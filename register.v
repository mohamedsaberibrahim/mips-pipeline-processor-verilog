==> flow/design.v <==
`timescale 1ns / 1ps
module D_FF (q, d, reset, clk);
output reg q;
input d, reset, clk;
always @(posedge clk or posedge reset)
	begin
		if (reset)
			begin
				q <= 0;  
			end
		else
			begin
				q <= d;  
			end
	end
endmodule
module RegBit(BitOut, BitData, WriteEn,reset, clk);
output BitOut;  
input BitData, WriteEn; 
input reset,clk;
wire d,f1, f2;  
wire reset;
and U1(f1, BitOut, (~WriteEn));
and U2(f2, BitData, WriteEn);
or  U3(d, f1, f2);
D_FF DFF0(BitOut, d, reset, clk);
endmodule
module register(RegOut,RegIn,WriteEn,reset,clk); 
output [31:0] RegOut;
input [31:0] RegIn;
input WriteEn,reset, clk;
RegBit bit31(RegOut[31],RegIn[31],WriteEn,reset,clk);
RegBit bit30(RegOut[30],RegIn[30],WriteEn,reset,clk);
RegBit bit29(RegOut[29],RegIn[29],WriteEn,reset,clk); 
RegBit bit28(RegOut[28],RegIn[28],WriteEn,reset,clk); 
RegBit bit27(RegOut[27],RegIn[27],WriteEn,reset,clk); 
RegBit bit26(RegOut[26],RegIn[26],WriteEn,reset,clk); 
RegBit bit25(RegOut[25],RegIn[25],WriteEn,reset,clk); 
RegBit bit24(RegOut[24],RegIn[24],WriteEn,reset,clk); 
RegBit bit23(RegOut[23],RegIn[23],WriteEn,reset,clk); 
RegBit bit22(RegOut[22],RegIn[22],WriteEn,reset,clk); 
RegBit bit21(RegOut[21],RegIn[21],WriteEn,reset,clk); 
RegBit bit20(RegOut[20],RegIn[20],WriteEn,reset,clk); 
RegBit bit19(RegOut[19],RegIn[19],WriteEn,reset,clk); 
RegBit bit18(RegOut[18],RegIn[18],WriteEn,reset,clk); 
RegBit bit17(RegOut[17],RegIn[17],WriteEn,reset,clk); 
RegBit bit16(RegOut[16],RegIn[16],WriteEn,reset,clk); 
RegBit bit15(RegOut[15],RegIn[15],WriteEn,reset,clk); 
RegBit bit14(RegOut[14],RegIn[14],WriteEn,reset,clk); 
RegBit bit13(RegOut[13],RegIn[13],WriteEn,reset,clk); 
RegBit bit12(RegOut[12],RegIn[12],WriteEn,reset,clk); 
RegBit bit11(RegOut[11],RegIn[11],WriteEn,reset,clk); 
RegBit bit10(RegOut[10],RegIn[10],WriteEn,reset,clk); 
RegBit bit9 (RegOut[9], RegIn[9], WriteEn,reset,clk); 
RegBit bit8 (RegOut[8], RegIn[8], WriteEn,reset,clk); 
RegBit bit7 (RegOut[7], RegIn[7], WriteEn,reset,clk); 
RegBit bit6 (RegOut[6], RegIn[6], WriteEn,reset,clk); 
RegBit bit5 (RegOut[5], RegIn[5], WriteEn,reset,clk); 
RegBit bit4 (RegOut[4], RegIn[4], WriteEn,reset,clk); 
RegBit bit3 (RegOut[3], RegIn[3], WriteEn,reset,clk); 
RegBit bit2 (RegOut[2], RegIn[2], WriteEn,reset,clk); 
RegBit bit1 (RegOut[1], RegIn[1], WriteEn,reset,clk); 
RegBit bit0 (RegOut[0], RegIn[0], WriteEn,reset,clk); 
endmodule
From RTL to reports: register
The steps from the RTL of register to its reports follow in flow order.
Line numbers count from 1 in the design file above.
Library cell names are shortened.
{"block": "design", "top": "register", "clock_port": "clk", "lib": "sky130hd", "pvt_corner": "tt_025C_1v80"}

After elaboration
Counts by Yosys on the flattened word-level netlist (proc, flatten, opt, wreduce; memories kept). Register bits leave out memories and registers merged into their read ports (data or address); mux counts leave out enables and synchronous resets folded into registers. Print and check cells are left out. Cells with the same type and inputs are merged into one.
{"block": "word_totals", "register_bits": 32, "latchBits": 0, "ramBits": 0, "mem_bits_ro": 0, "clocked_rd_ports_x_width": 0, "mem_count": 0, "in_bits": 35, "output_inout_bits": 32, "wordCells": 129}
{"block": "op_classes", "addsub": 0, "n_mul": 0, "n_div": 0, "cmp": 0, "eq_ne": 0, "n_shift": 0, "n_mux": 0, "logic": 97, "n_reduce_logical": 0}
{"block": "ops", "operator": "bitwise AND 1 bit", "count": 64}
{"block": "ops", "operator": "bitwise OR 1 bit", "count": 32}
{"block": "ops", "operator": "inverter 1 bit", "count": 1}

Logic depth
Yosys ltp: most cells in a row. Word level: on the elaborated netlist, between registers, memories and ports. Mapped: between sequential cells and ports; inverters and the memories' decode and read muxes count.
{"block": "logic_depth", "ltp_word": 3, "abc_area": 0, "ltp_mapped": 3, "depth_no_buf": 1}

Synthesis result
The flow's flattened synthesis, as Yosys stat reports it; memories are mapped. The netlist is that of the ABC_AREA named above (0 if unset); the other value can give another one.
{"block": "types", "type": "dfrtp_1", "count": 32, "area_total_um2": 800.768}
{"block": "types", "type": "mux2_4", "count": 30, "area_total_um2": 450.432}
{"block": "types", "type": "buf_4", "count": 32, "area_total_um2": 240.23}
{"block": "types", "type": "buf_12", "count": 3, "area_total_um2": 60.058}
{"block": "types", "type": "mux2_2", "count": 2, "area_total_um2": 22.522}
{"block": "types", "type": "buf_6", "count": 1, "area_total_um2": 11.261}
{"block": "types", "type": "inv_1", "count": 1, "area_total_um2": 3.754}
{"block": "mapped", "cell_count": 101, "mapped_area_um2": 1589.0, "seqArea_um2": 800.8, "flip_flops": 32, "buf_cells": 36}
The figures by module come from a second, unflattened synthesis with its own total; it is not the netlist above.
{"block": "unflattened", "hier_cells": 96, "hier_area_um2": 1401.3}
Rows give one instance, submodules left out.
{"block": "by_module", "module": "D_FF", "instances": 32, "n_cells": 2, "mod_area_um2": 28.8, "seq_area_um2": 25.0}
{"block": "by_module", "module": "RegBit", "instances": 32, "n_cells": 1, "mod_area_um2": 15.0, "seq_area_um2": 0.0}
{"block": "by_module", "module": "register", "instances": 1, "n_cells": 0, "mod_area_um2": 0.0, "seq_area_um2": 0.0}

Timing after synthesis
OpenSTA on the mapped netlist: ideal clock, no wires. The path of least setup slack (recovery checks aside). Input and output delay are each 20% of the period. Register names are those of the netlist, which keeps one name where synthesis merged equal registers.
{"block": "synth_path", "path_type": "input to register", "start": "input port WriteEn", "end": "register (no name shown)", "period_ps": 1150, "input_delay_ps": 230, "setup_ps": 125, "launch_ps": 230, "arrival_time_ps": 772, "t_required_ps": 1025, "path_slack_ps": 253, "delay_ps": 667, "stages": 3, "n_path_buf": 2, "period_less_setup_slack_ps": 897}
"delay_ps" = arrival - input delay + setup time.
"stages": output pins that drive a net of the path, with the launching flip-flop's if there is one; two outputs of one cell count as two.
"period_less_setup_slack_ps" is the clock period less the worst setup slack; recovery checks do not enter. This is arithmetic on one report: input and output delays are still those of the set period (20% each).
{"block": "synth_between", "path_cell_list": "buf_6 -> buf_12 -> mux2_4"}
{"block": "synth_rtl", "item": "start: declaration", "line": 31, "rtl": "input WriteEn,reset, clk;"}
No chain of elaborated cells between the ends is given.

Timing after layout
From the final timing report of flow run A: the path of least setup slack in the routed layout; clock arrival at registers is part of the times.
The path's times are printed in steps of 10 ps; the period is the one set.
{"block": "layout_path", "path_type": "register to output", "start": "register (no name shown)", "end": "output port RegOut[6]", "period_ps": 898, "output_delay_ps": 180, "launch_ps": 270, "arrival_time_ps": 810, "t_required_ps": 720, "path_slack_ps": -90, "stages": 2, "n_path_buf": 1}
{"block": "layout_between", "path_cell_list": "dfrtp_1 -> buf_2"}
{"block": "layout_rtl", "item": "end: declaration", "line": 29, "rtl": "output [31:0] RegOut;"}
No chain of elaborated cells between the ends is given.

==> results <==
Stored flow runs of register (2 of them; Yosys, OpenROAD, sky130hd). They differ in their settings and are not a sequence. Constraints: input delay and output delay 20% of the set period each, output load 0.01 pF.
"period_less_ws_ps" means the clock period less the worst setup slack. The figure is calculated, with input and output delays left at 20% of the set period.
"worst_path_allowed_less_slack_ps" is the time allowed to the run's worst setup path (the clock period less input and output delay, where it has them) less its slack. Clock arrival times count: a late capture clock shortens it, a late launch clock lengthens it.
By "totalPower_mw" is meant OpenSTA's value without simulated activity: inputs other than the clock are taken to toggle once in ten clock periods, and the tool carries that through the logic.
"worst_path_allowed_less_slack_ps" is given in steps of 10 ps.

{"run": "flow run A", "settings": { "period_ns": 0.898, "SETUP_SLACK_MARGIN": 0.06, "CAP_MARGIN": 20, "CORE_MARGIN": 2, "CORE_UTILIZATION": 40, "SLEW_MARGIN": 20 }, "results": { "setup_tns_ps": -2299, "worst_path_allowed_less_slack_ps": 810, "worst_path_kind": "register to output", "dieArea_um2": 4493.0, "totalPower_mw": 3.533, "utilization_frac": 0.578, "synthArea_um2": 1589.0, "hold_ws_ps": 275, "worstSetupSlack_ps": -87, "period_less_ws_ps": 985, "layout_stdcell_area_um2": 2163.3 }}
{"run": "flow run B", "settings": { "period_ns": 0.848, "CORE_UTILIZATION": 56, "SETUP_SLACK_MARGIN": 0.2, "CELL_PAD_IN_SITES_DETAIL_PLACEMENT": 0, "GPL_TIMING_DRIVEN": 0, "GPL_ROUTABILITY_DRIVEN": 0, "CTS_CLUSTER_DIAMETER": 268, "MAX_ROUTING_LAYER": "met5", "CAP_MARGIN": 20, "CORE_MARGIN": 2, "SLEW_MARGIN": 20 }, "outcome": "no final report: clock tree synthesis broke off with DPL-0033"}
